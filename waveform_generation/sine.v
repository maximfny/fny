==> flow/design.v <==
module sine (
    input           clock, 
    input   [12:0]  p1,
    input           reset,
    output reg [9:0]  my_sine_out,
    output reg [9:0]  my_cosine_out
);
    reg [8:0] index, index_next, index_cosine;
    reg signed [9:0]LUT[511:0];
	always @(*)begin
        index_next = index + p1;
	end
    assign index_cosine = index+128;
	always @(posedge clock) begin
		if(reset)begin
            index   <= 0;
		end
		else begin
            index   <= index_next;
		end
    end
    assign my_sine_out = LUT[index];
    assign my_cosine_out = LUT[index_cosine];
    always @(posedge clock) begin
        LUT[0] <= 000;
        LUT[1] <= 006;
        LUT[2] <= 013;
        LUT[3] <= 019;
        LUT[4] <= 025;
        LUT[5] <= 031;
        LUT[6] <= 038;
        LUT[7] <= 044;
        LUT[8] <= 050;
        LUT[9] <= 056;
        LUT[10] <= 063;
        LUT[11] <= 069;
        LUT[12] <= 075;
        LUT[13] <= 081;
        LUT[14] <= 088;
        LUT[15] <= 094;
        LUT[16] <= 100;
        LUT[17] <= 106;
        LUT[18] <= 112;
        LUT[19] <= 118;
        LUT[20] <= 124;
        LUT[21] <= 130;
        LUT[22] <= 137;
        LUT[23] <= 143;
        LUT[24] <= 149;
        LUT[25] <= 155;
        LUT[26] <= 161;
        LUT[27] <= 167;
        LUT[28] <= 172;
        LUT[29] <= 178;
        LUT[30] <= 184;
        LUT[31] <= 190;
        LUT[32] <= 196;
        LUT[33] <= 202;
        LUT[34] <= 207;
        LUT[35] <= 213;
        LUT[36] <= 219;
        LUT[37] <= 225;
        LUT[38] <= 230;
        LUT[39] <= 236;
        LUT[40] <= 241;
        LUT[41] <= 247;
        LUT[42] <= 252;
        LUT[43] <= 258;
        LUT[44] <= 263;
        LUT[45] <= 269;
        LUT[46] <= 274;
        LUT[47] <= 279;
        LUT[48] <= 284;
        LUT[49] <= 290;
        LUT[50] <= 295;
        LUT[51] <= 300;
        LUT[52] <= 305;
        LUT[53] <= 310;
        LUT[54] <= 315;
        LUT[55] <= 320;
        LUT[56] <= 325;
        LUT[57] <= 330;
        LUT[58] <= 334;
        LUT[59] <= 339;
        LUT[60] <= 344;
        LUT[61] <= 348;
        LUT[62] <= 353;
        LUT[63] <= 358;
        LUT[64] <= 362;
        LUT[65] <= 366;
        LUT[66] <= 371;
        LUT[67] <= 375;
        LUT[68] <= 379;
        LUT[69] <= 384;
        LUT[70] <= 388;
        LUT[71] <= 392;
        LUT[72] <= 396;
        LUT[73] <= 400;
        LUT[74] <= 404;
        LUT[75] <= 407;
        LUT[76] <= 411;
        LUT[77] <= 415;
        LUT[78] <= 419;
        LUT[79] <= 422;
        LUT[80] <= 426;
        LUT[81] <= 429;
        LUT[82] <= 433;
        LUT[83] <= 436;
        LUT[84] <= 439;
        LUT[85] <= 442;
        LUT[86] <= 445;
        LUT[87] <= 449;
        LUT[88] <= 452;
        LUT[89] <= 454;
        LUT[90] <= 457;
        LUT[91] <= 460;
        LUT[92] <= 463;
        LUT[93] <= 465;
        LUT[94] <= 468;
        LUT[95] <= 471;
        LUT[96] <= 473;
        LUT[97] <= 475;
        LUT[98] <= 478;
        LUT[99] <= 480;
        LUT[100] <= 482;
        LUT[101] <= 484;
        LUT[102] <= 486;
        LUT[103] <= 488;
        LUT[104] <= 490;
        LUT[105] <= 492;
        LUT[106] <= 493;
        LUT[107] <= 495;
        LUT[108] <= 497;
        LUT[109] <= 498;
        LUT[110] <= 500;
        LUT[111] <= 501;
        LUT[112] <= 502;
        LUT[113] <= 503;
        LUT[114] <= 504;
        LUT[115] <= 505;
        LUT[116] <= 506;
        LUT[117] <= 507;
        LUT[118] <= 508;
        LUT[119] <= 509;
        LUT[120] <= 510;
        LUT[121] <= 510;
        LUT[122] <= 511;
        LUT[123] <= 511;
        LUT[124] <= 511;
        LUT[125] <= 511;
        LUT[126] <= 511;
        LUT[127] <= 511;
        LUT[128] <= 511;
        LUT[129] <= 511;
        LUT[130] <= 511;
        LUT[131] <= 511;
        LUT[132] <= 511;
        LUT[133] <= 511;
        LUT[134] <= 511;
        LUT[135] <= 510;
        LUT[136] <= 510;
        LUT[137] <= 509;
        LUT[138] <= 508;
        LUT[139] <= 507;
        LUT[140] <= 506;
        LUT[141] <= 505;
        LUT[142] <= 504;
        LUT[143] <= 503;
        LUT[144] <= 502;
        LUT[145] <= 501;
        LUT[146] <= 500;
        LUT[147] <= 498;
        LUT[148] <= 497;
        LUT[149] <= 495;
        LUT[150] <= 493;
        LUT[151] <= 492;
        LUT[152] <= 490;
        LUT[153] <= 488;
        LUT[154] <= 486;
        LUT[155] <= 484;
        LUT[156] <= 482;
        LUT[157] <= 480;
        LUT[158] <= 478;
        LUT[159] <= 475;
        LUT[160] <= 473;
        LUT[161] <= 471;
        LUT[162] <= 468;
        LUT[163] <= 465;
        LUT[164] <= 463;
        LUT[165] <= 460;
        LUT[166] <= 457;
        LUT[167] <= 454;
        LUT[168] <= 452;
        LUT[169] <= 449;
        LUT[170] <= 445;
        LUT[171] <= 442;
        LUT[172] <= 439;
        LUT[173] <= 436;
        LUT[174] <= 433;
        LUT[175] <= 429;
        LUT[176] <= 426;
        LUT[177] <= 422;
        LUT[178] <= 419;
        LUT[179] <= 415;
        LUT[180] <= 411;
        LUT[181] <= 407;
        LUT[182] <= 404;
        LUT[183] <= 400;
        LUT[184] <= 396;
        LUT[185] <= 392;
        LUT[186] <= 388;
        LUT[187] <= 384;
        LUT[188] <= 379;
        LUT[189] <= 375;
        LUT[190] <= 371;
        LUT[191] <= 366;
        LUT[192] <= 362;
        LUT[193] <= 358;
        LUT[194] <= 353;
        LUT[195] <= 348;
        LUT[196] <= 344;
        LUT[197] <= 339;
        LUT[198] <= 334;
        LUT[199] <= 330;
        LUT[200] <= 325;
        LUT[201] <= 320;
        LUT[202] <= 315;
        LUT[203] <= 310;
        LUT[204] <= 305;
        LUT[205] <= 300;
        LUT[206] <= 295;
        LUT[207] <= 290;
        LUT[208] <= 284;
        LUT[209] <= 279;
        LUT[210] <= 274;
        LUT[211] <= 269;
        LUT[212] <= 263;
        LUT[213] <= 258;
        LUT[214] <= 252;
        LUT[215] <= 247;
        LUT[216] <= 241;
        LUT[217] <= 236;
        LUT[218] <= 230;
        LUT[219] <= 225;
        LUT[220] <= 219;
        LUT[221] <= 213;
        LUT[222] <= 207;
        LUT[223] <= 202;
        LUT[224] <= 196;
        LUT[225] <= 190;
        LUT[226] <= 184;
        LUT[227] <= 178;
        LUT[228] <= 172;
        LUT[229] <= 167;
        LUT[230] <= 161;
        LUT[231] <= 155;
        LUT[232] <= 149;
        LUT[233] <= 143;
        LUT[234] <= 137;
        LUT[235] <= 130;
        LUT[236] <= 124;
        LUT[237] <= 118;
        LUT[238] <= 112;
        LUT[239] <= 106;
        LUT[240] <= 100;
        LUT[241] <= 094;
        LUT[242] <= 088;
        LUT[243] <= 081;
        LUT[244] <= 075;
        LUT[245] <= 069;
        LUT[246] <= 063;
        LUT[247] <= 056;
        LUT[248] <= 050;
        LUT[249] <= 044;
        LUT[250] <= 038;
        LUT[251] <= 031;
        LUT[252] <= 025;
        LUT[253] <= 019;
        LUT[254] <= 013;
        LUT[255] <= 006;
        LUT[256] <= 000;
        LUT[257] <= -06;
        LUT[258] <= -13;
        LUT[259] <= -19;
        LUT[260] <= -25;
        LUT[261] <= -31;
        LUT[262] <= -38;
        LUT[263] <= -44;
        LUT[264] <= -50;
        LUT[265] <= -56;
        LUT[266] <= -63;
        LUT[267] <= -69;
        LUT[268] <= -75;
        LUT[269] <= -81;
        LUT[270] <= -88;
        LUT[271] <= -94;
        LUT[272] <= -100;
        LUT[273] <= -106;
        LUT[274] <= -112;
        LUT[275] <= -118;
        LUT[276] <= -124;
        LUT[277] <= -130;
        LUT[278] <= -137;
        LUT[279] <= -143;
        LUT[280] <= -149;
        LUT[281] <= -155;
        LUT[282] <= -161;
        LUT[283] <= -167;
        LUT[284] <= -172;
        LUT[285] <= -178;
        LUT[286] <= -184;
        LUT[287] <= -190;
        LUT[288] <= -196;
        LUT[289] <= -202;
        LUT[290] <= -207;
        LUT[291] <= -213;
        LUT[292] <= -219;
        LUT[293] <= -225;
        LUT[294] <= -230;
        LUT[295] <= -236;
        LUT[296] <= -241;
        LUT[297] <= -247;
        LUT[298] <= -252;
        LUT[299] <= -258;
        LUT[300] <= -263;
        LUT[301] <= -269;
        LUT[302] <= -274;
        LUT[303] <= -279;
        LUT[304] <= -284;
        LUT[305] <= -290;
        LUT[306] <= -295;
        LUT[307] <= -300;
        LUT[308] <= -305;
        LUT[309] <= -310;
        LUT[310] <= -315;
        LUT[311] <= -320;
        LUT[312] <= -325;
        LUT[313] <= -330;
        LUT[314] <= -334;
        LUT[315] <= -339;
        LUT[316] <= -344;
        LUT[317] <= -348;
        LUT[318] <= -353;
        LUT[319] <= -358;
        LUT[320] <= -362;
        LUT[321] <= -366;
        LUT[322] <= -371;
        LUT[323] <= -375;
        LUT[324] <= -379;
        LUT[325] <= -384;
        LUT[326] <= -388;
        LUT[327] <= -392;
        LUT[328] <= -396;
        LUT[329] <= -400;
        LUT[330] <= -404;
        LUT[331] <= -407;
        LUT[332] <= -411;
        LUT[333] <= -415;
        LUT[334] <= -419;
        LUT[335] <= -422;
        LUT[336] <= -426;
        LUT[337] <= -429;
        LUT[338] <= -433;
        LUT[339] <= -436;
        LUT[340] <= -439;
        LUT[341] <= -442;
        LUT[342] <= -445;
        LUT[343] <= -449;
        LUT[344] <= -452;
        LUT[345] <= -454;
        LUT[346] <= -457;
        LUT[347] <= -460;
        LUT[348] <= -463;
        LUT[349] <= -465;
        LUT[350] <= -468;
        LUT[351] <= -471;
        LUT[352] <= -473;
        LUT[353] <= -475;
        LUT[354] <= -478;
        LUT[355] <= -480;
        LUT[356] <= -482;
        LUT[357] <= -484;
        LUT[358] <= -486;
        LUT[359] <= -488;
        LUT[360] <= -490;
        LUT[361] <= -492;
        LUT[362] <= -493;
        LUT[363] <= -495;
        LUT[364] <= -497;
        LUT[365] <= -498;
        LUT[366] <= -500;
        LUT[367] <= -501;
        LUT[368] <= -502;
        LUT[369] <= -503;
        LUT[370] <= -504;
        LUT[371] <= -505;
        LUT[372] <= -506;
        LUT[373] <= -507;
        LUT[374] <= -508;
        LUT[375] <= -509;
        LUT[376] <= -510;
        LUT[377] <= -510;
        LUT[378] <= -511;
        LUT[379] <= -511;
        LUT[380] <= -511;
        LUT[381] <= -512;
        LUT[382] <= -512;
        LUT[383] <= -512;
        LUT[384] <= -512;
        LUT[385] <= -512;
        LUT[386] <= -512;
        LUT[387] <= -512;
        LUT[388] <= -511;
        LUT[389] <= -511;
        LUT[390] <= -511;
        LUT[391] <= -510;
        LUT[392] <= -510;
        LUT[393] <= -509;
        LUT[394] <= -508;
        LUT[395] <= -507;
        LUT[396] <= -506;
        LUT[397] <= -505;
        LUT[398] <= -504;
        LUT[399] <= -503;
        LUT[400] <= -502;
        LUT[401] <= -501;
        LUT[402] <= -500;
        LUT[403] <= -498;
        LUT[404] <= -497;
        LUT[405] <= -495;
        LUT[406] <= -493;
        LUT[407] <= -492;
        LUT[408] <= -490;
        LUT[409] <= -488;
        LUT[410] <= -486;
        LUT[411] <= -484;
        LUT[412] <= -482;
        LUT[413] <= -480;
        LUT[414] <= -478;
        LUT[415] <= -475;
        LUT[416] <= -473;
        LUT[417] <= -471;
        LUT[418] <= -468;
        LUT[419] <= -465;
        LUT[420] <= -463;
        LUT[421] <= -460;
        LUT[422] <= -457;
        LUT[423] <= -454;
        LUT[424] <= -452;
        LUT[425] <= -449;
        LUT[426] <= -445;
        LUT[427] <= -442;
        LUT[428] <= -439;
        LUT[429] <= -436;
        LUT[430] <= -433;
        LUT[431] <= -429;
        LUT[432] <= -426;
        LUT[433] <= -422;
        LUT[434] <= -419;
        LUT[435] <= -415;
        LUT[436] <= -411;
        LUT[437] <= -407;
        LUT[438] <= -404;
        LUT[439] <= -400;
        LUT[440] <= -396;
        LUT[441] <= -392;
        LUT[442] <= -388;
        LUT[443] <= -384;
        LUT[444] <= -379;
        LUT[445] <= -375;
        LUT[446] <= -371;
        LUT[447] <= -366;
        LUT[448] <= -362;
        LUT[449] <= -358;
        LUT[450] <= -353;
        LUT[451] <= -348;
        LUT[452] <= -344;
        LUT[453] <= -339;
        LUT[454] <= -334;
        LUT[455] <= -330;
        LUT[456] <= -325;
        LUT[457] <= -320;
        LUT[458] <= -315;
        LUT[459] <= -310;
        LUT[460] <= -305;
        LUT[461] <= -300;
        LUT[462] <= -295;
        LUT[463] <= -290;
        LUT[464] <= -284;
        LUT[465] <= -279;
        LUT[466] <= -274;
        LUT[467] <= -269;
        LUT[468] <= -263;
        LUT[469] <= -258;
        LUT[470] <= -252;
        LUT[471] <= -247;
        LUT[472] <= -241;
        LUT[473] <= -236;
        LUT[474] <= -230;
        LUT[475] <= -225;
        LUT[476] <= -219;
        LUT[477] <= -213;
        LUT[478] <= -207;
        LUT[479] <= -202;
        LUT[480] <= -196;
        LUT[481] <= -190;
        LUT[482] <= -184;
        LUT[483] <= -178;
        LUT[484] <= -172;
        LUT[485] <= -167;
        LUT[486] <= -161;
        LUT[487] <= -155;
        LUT[488] <= -149;
        LUT[489] <= -143;
        LUT[490] <= -137;
        LUT[491] <= -130;
        LUT[492] <= -124;
        LUT[493] <= -118;
        LUT[494] <= -112;
        LUT[495] <= -106;
        LUT[496] <= -100;
        LUT[497] <= -94;
        LUT[498] <= -88;
        LUT[499] <= -81;
        LUT[500] <= -75;
        LUT[501] <= -69;
        LUT[502] <= -63;
        LUT[503] <= -56;
        LUT[504] <= -50;
        LUT[505] <= -44;
        LUT[506] <= -38;
        LUT[507] <= -31;
        LUT[508] <= -25;
        LUT[509] <= -19;
        LUT[510] <= -13;
        LUT[511] <= -06;
    end
    endmodule
Reports on sine
The steps from the RTL of sine to its reports follow in flow order. Lines are those of the file above, counted from 1. Operators carry their Yosys type and port widths (W data, S select, Z words). The mark -- stands for no value.

Top module: sine. Clock port: clock. Library: sky130hd. Library corner: tt_025C_1v80.

Word-level counts
Counts by Yosys on the flattened word-level netlist (proc, flatten, opt, wreduce). Print and check cells are left out. Cells with the same type and inputs are merged into one.

The entry for bits in registers reads 9. The figure for input bits is 15. The figure for output and inout port bits is 20. For cells after elaboration the number is 1517.

The entry for $add $sub $neg reads 2. Reductions and logical operators: 490. The entry for mux-type cells reads 2. The entry for eq/ne operators reads 1022.

Operators by type and width (count): $pmux W10 S244 (2); $eq A9 B9 Y1 const B (512); $eq A9 B8 Y1 const B (256); $eq A9 B7 Y1 const B (128); $reduce_or A2 Y1 (478); $eq A9 B6 Y1 const B (64); $eq A9 B5 Y1 const B (32); $eq A9 B4 Y1 const B (16); $eq A9 B3 Y1 const B (8); $eq A9 B2 Y1 const B (4); $reduce_or A13 Y1 (2); $eq A9 B1 Y1 const B (2); $logic_not A9 Y1 (2); $reduce_or A4 Y1 (4); $reduce_or A7 Y1 (2); $reduce_or A6 Y1 (2); $add A9 B8 Y9 const B (1); $add A9 B9 Y9 (1).

Depth
Yosys ltp: most cells in a row. Word level: on the elaborated netlist, between registers, memories and ports. Mapped: between sequential cells and ports; inverters and the memories' decode and read muxes count.

For depth in word-level cells the number is 4. Under ABC_AREA stands 1. Under depth in mapped cells stands 17. For mapped depth without buffers the number is 16.

Synthesis result
Source: synth_stat.txt of the flow (Yosys; design flattened, memories mapped). It holds for the ABC_AREA given above (unset counts as 0); a run with the other value may have another netlist.

Cells by type: sky130_fd_sc_hd__nand2_1 (count 1133, total area 4.25E+03 µm²); sky130_fd_sc_hd__nand3_1 (count 459, total area 2.3E+03 µm²); sky130_fd_sc_hd__nor2_1 (count 574, total area 2.15E+03 µm²); sky130_fd_sc_hd__o21ai_0 (count 97, total area 485.466 µm²); sky130_fd_sc_hd__inv_1 (count 128, total area 480.461 µm²); sky130_fd_sc_hd__nand4_1 (count 63, total area 394.128 µm²); sky130_fd_sc_hd__a21oi_1 (count 74, total area 370.355 µm²); sky130_fd_sc_hd__buf_2 (count 67, total area 335.322 µm²); sky130_fd_sc_hd__clkbuf_1 (count 76, total area 285.274 µm²); sky130_fd_sc_hd__nor3_1 (count 54, total area 270.259 µm²); sky130_fd_sc_hd__dfxtp_1 (count 9, total area 180.173 µm²); sky130_fd_sc_hd__nand3b_1 (count 20, total area 150.144 µm²); sky130_fd_sc_hd__o21ai_1 (count 29, total area 145.139 µm²); sky130_fd_sc_hd__buf_1 (count 30, total area 112.608 µm²); sky130_fd_sc_hd__ha_1 (count 8, total area 100.096 µm²); sky130_fd_sc_hd__nor3b_1 (count 11, total area 82.579 µm²); sky130_fd_sc_hd__inv_2 (count 12, total area 45.043 µm²); sky130_fd_sc_hd__and3_1 (count 6, total area 37.536 µm²).

Not listed: further types 16, cells in them 34.

Under mapped area stands 12433.2 µm². The entry for buffer cells reads 173. The entry for area of sequential cells reads 180.2 µm². Under cell count stands 2884. The entry for flip-flops reads 9.

Worst setup path after synthesis
OpenSTA on the mapped netlist: ideal clock, no wires. The path of least setup slack (recovery checks aside). Input and output delay are each 20% of the period. Register names are those of the netlist, which keeps one name where synthesis merged equal registers.

Kind: flip-flop to output port. From: register index[6]. To: output port my_sine_out[0]. The figure for output delay is 0.650 ns. The entry for data arrival time reads 2.026 ns. For delay of the path the number is 2.026 ns. Under buffers on the path stands 2. The entry for time at the first pin reads 0.000 ns. For slack the number is 0.574 ns. Under clock period stands 3.25 ns. The figure for stages on the path is 17. Required time: 2.600 ns. The entry for synthesis period reached reads 2.676 ns.

"delay of the path" is the arrival time less input delay plus setup time. A path that ends at an output port has no setup time. "stages on the path" counts driving pins, that of a launching flip-flop among them; a cell with two outputs on the path counts twice. "synthesis period reached" = period - worst setup slack (recovery checks aside). The figure is calculated, with input and output delays left at 20% of the set period. The rows between start and end are the longest chain of elaborated cells between them; the timing report does not say that the signal goes this way. Where chains are equally long, one stands for them. A line is the first line of the expression or statement that the cell stems from. Yosys adds cells for indexed reads and writes and turns some case tables into memories.

Cell sequence: sky130_fd_sc_hd__dfxtp_1 sky130_fd_sc_hd__inv_2 sky130_fd_sc_hd__nand2_1 sky130_fd_sc_hd__nor2_1 sky130_fd_sc_hd__buf_2 sky130_fd_sc_hd__buf_2 sky130_fd_sc_hd__nand3_1 sky130_fd_sc_hd__nand2_1 sky130_fd_sc_hd__nor2_1 sky130_fd_sc_hd__nand2_1 sky130_fd_sc_hd__nor2_1 sky130_fd_sc_hd__nand2_1 sky130_fd_sc_hd__nor2_1 sky130_fd_sc_hd__nand2_1 sky130_fd_sc_hd__nor2_1 sky130_fd_sc_hd__nand3_2 sky130_fd_sc_hd__nand2_1. Under length of the longest elaborated chain stands 3. For elaborated cells on any way between the ends the number is 757. The entry for source lines of those cells reads 1. Those cells by class: eq/ne (511); mux (1); reduce/logical (245).

Ends and longest elaborated chain, post-synthesis: start, declared (RTL line 8) `reg [8:0] index, index_next, index_cosine;`; start, assigned (RTL line 16) `index   <= 0;`; start, assigned (RTL line 19) `index   <= index_next;`; $eq A9 B9 Y1 (RTL line 22) `assign my_sine_out = LUT[index];`; $reduce_or A2 Y1; $pmux W10 S244 (RTL line 22); end, declared (RTL line 5) `output reg [9:0]  my_sine_out,`.

Worst path after layout
From the final timing report of stored run 1: the path of least setup slack in the routed layout; clock arrival at registers is part of the times.

Kind: flip-flop to output port. From: register index[7]. To: output port my_sine_out[0]. Under clock period stands 2.74 ns. Under buffers on the path stands 8. The figure for output delay is 0.55 ns. The entry for time at the first pin reads 0.23 ns. Required time: 2.19 ns. The figure for stages on the path is 20. The entry for data arrival time reads 3.03 ns. For slack the number is -0.84 ns.

The rows between start and end are the longest chain of elaborated cells between them; the timing report does not say that the signal goes this way. Where chains are equally long, one stands for them.

Cell sequence: sky130_fd_sc_hd__dfxtp_4 sky130_fd_sc_hd__inv_6 sky130_fd_sc_hd__buf_12 sky130_fd_sc_hd__nand2_8 sky130_fd_sc_hd__buf_6 sky130_fd_sc_hd__nor2_4 sky130_fd_sc_hd__buf_4 sky130_fd_sc_hd__buf_4 sky130_fd_sc_hd__nand2_1 sky130_fd_sc_hd__nand2_2 sky130_fd_sc_hd__buf_4 sky130_fd_sc_hd__o21ai_0 sky130_fd_sc_hd__buf_4 sky130_fd_sc_hd__nand4_1 sky130_fd_sc_hd__nor2_2 sky130_fd_sc_hd__nand3_2 sky130_fd_sc_hd__nor2_2 sky130_fd_sc_hd__buf_4 sky130_fd_sc_hd__nand2_2 sky130_fd_sc_hd__buf_6. Under length of the longest elaborated chain stands 3. For elaborated cells on any way between the ends the number is 757. The entry for source lines of those cells reads 1. Those cells by class: eq/ne (511); mux (1); reduce/logical (245).

Ends and longest elaborated chain, after layout: start, declared (RTL line 8) `reg [8:0] index, index_next, index_cosine;`; start, assigned (RTL line 16) `index   <= 0;`; start, assigned (RTL line 19) `index   <= index_next;`; $eq A9 B9 Y1 (RTL line 22) `assign my_sine_out = LUT[index];`; $reduce_or A2 Y1; $pmux W10 S244 (RTL line 22); end, declared (RTL line 5) `output reg [9:0]  my_sine_out,`.

Ticket comment

2 stored runs of sine in the flow (synthesis by Yosys, layout by OpenROAD, sky130hd cells), in arbitrary order. Constraints: input delay and output delay 20% of the set period each, output load 0.01 pF. By "period reached" is meant the clock period of the run minus its worst setup slack. This is arithmetic on one report: input and output delays are still those of the set period (20% each). "critical path time" means the part of the period allowed to the worst setup path (the constraints hold back 20% at inputs and 20% at outputs) less its slack; where the path has registers, the arrival times of their clocks count too. "power": no workload was simulated; the value follows from the tool's default switching activity.

Files of stored run 1:
==> flow/run.sh <==
#!/bin/bash
# the make line also repeats the synthesis and layout settings of config.mk as NAME=value (left out here)
make -C /OpenROAD-flow-scripts/flow DESIGN_CONFIG=/design/flow/config.mk WORK_HOME=/design/flow/orfs CLKGATE_MAP_FILE= finish
==> flow/config.mk <==
export PLATFORM = sky130hd
export DESIGN_NAME = sine
export DESIGN_NICKNAME = sine
export VERILOG_FILES = /design/flow/design.v
export SDC_FILE = /design/flow/constraint.sdc
export NUM_CORES = 4
export LEC_CHECK = 0
export ABC_AREA = 1
export CAP_MARGIN = 20
export CELL_PAD_IN_SITES_GLOBAL_PLACEMENT = 1
export CORE_MARGIN = 7
export CORE_UTILIZATION = 16
export CTS_CLUSTER_SIZE = 88
export GPL_TIMING_DRIVEN = 1
export PLACE_DENSITY_LB_ADDON = 0.03
export SETUP_SLACK_MARGIN = 0.78
export SLEW_MARGIN = 20
export TNS_END_PERCENT = 80
==> flow/constraint.sdc <==
create_clock -name core_clock -period 2.74 [get_ports {clock}]
set_input_delay 0.5480 -clock core_clock [delete_from_list [all_inputs] [get_ports {clock}]]
set_output_delay 0.5480 -clock core_clock [all_outputs]
set_load 0.01 [all_outputs]

Results of stored run 1. The utilization in the final report stands at 0.341. For the power the run shows 0.01319 W. For the period reached the run shows 3.575 ns. The chip area in the Yosys report reads 12433.2 µm². The standard-cell area after layout stands at 26295.2 µm². The die footprint stands at 85708.4 µm². The critical path time reads 3.03 ns. Worst setup path type: flip-flop to output port. The final worst hold slack reads 0.704 ns. The worst setup slack after layout comes to -0.835 ns. The sum of negative setup slack is -15.178 ns.

Files of stored run 2:
==> flow/run.sh <==
#!/bin/bash
# the make line also repeats the synthesis and layout settings of config.mk as NAME=value (left out here)
make -C /OpenROAD-flow-scripts/flow DESIGN_CONFIG=/design/flow/config.mk WORK_HOME=/design/flow/orfs CLKGATE_MAP_FILE= finish
==> flow/config.mk <==
export PLATFORM = sky130hd
export DESIGN_NAME = sine
export DESIGN_NICKNAME = sine
export VERILOG_FILES = /design/flow/design.v
export SDC_FILE = /design/flow/constraint.sdc
export NUM_CORES = 4
export LEC_CHECK = 0
export CAP_MARGIN = 20
export CORE_MARGIN = 2
export CORE_UTILIZATION = 72
export HOLD_SLACK_MARGIN = 0.06
export MAX_ROUTING_LAYER = met5
export PLACE_DENSITY_LB_ADDON = 0.09
export SETUP_SLACK_MARGIN = 0.04
export SLEW_MARGIN = 20
export TNS_END_PERCENT = 50
==> flow/constraint.sdc <==
create_clock -name core_clock -period 2.56 [get_ports {clock}]
set_input_delay 0.5120 -clock core_clock [delete_from_list [all_inputs] [get_ports {clock}]]
set_output_delay 0.5120 -clock core_clock [all_outputs]
set_load 0.01 [all_outputs]

Outcome of stored run 2: incomplete, placement halted on DPL-0038.
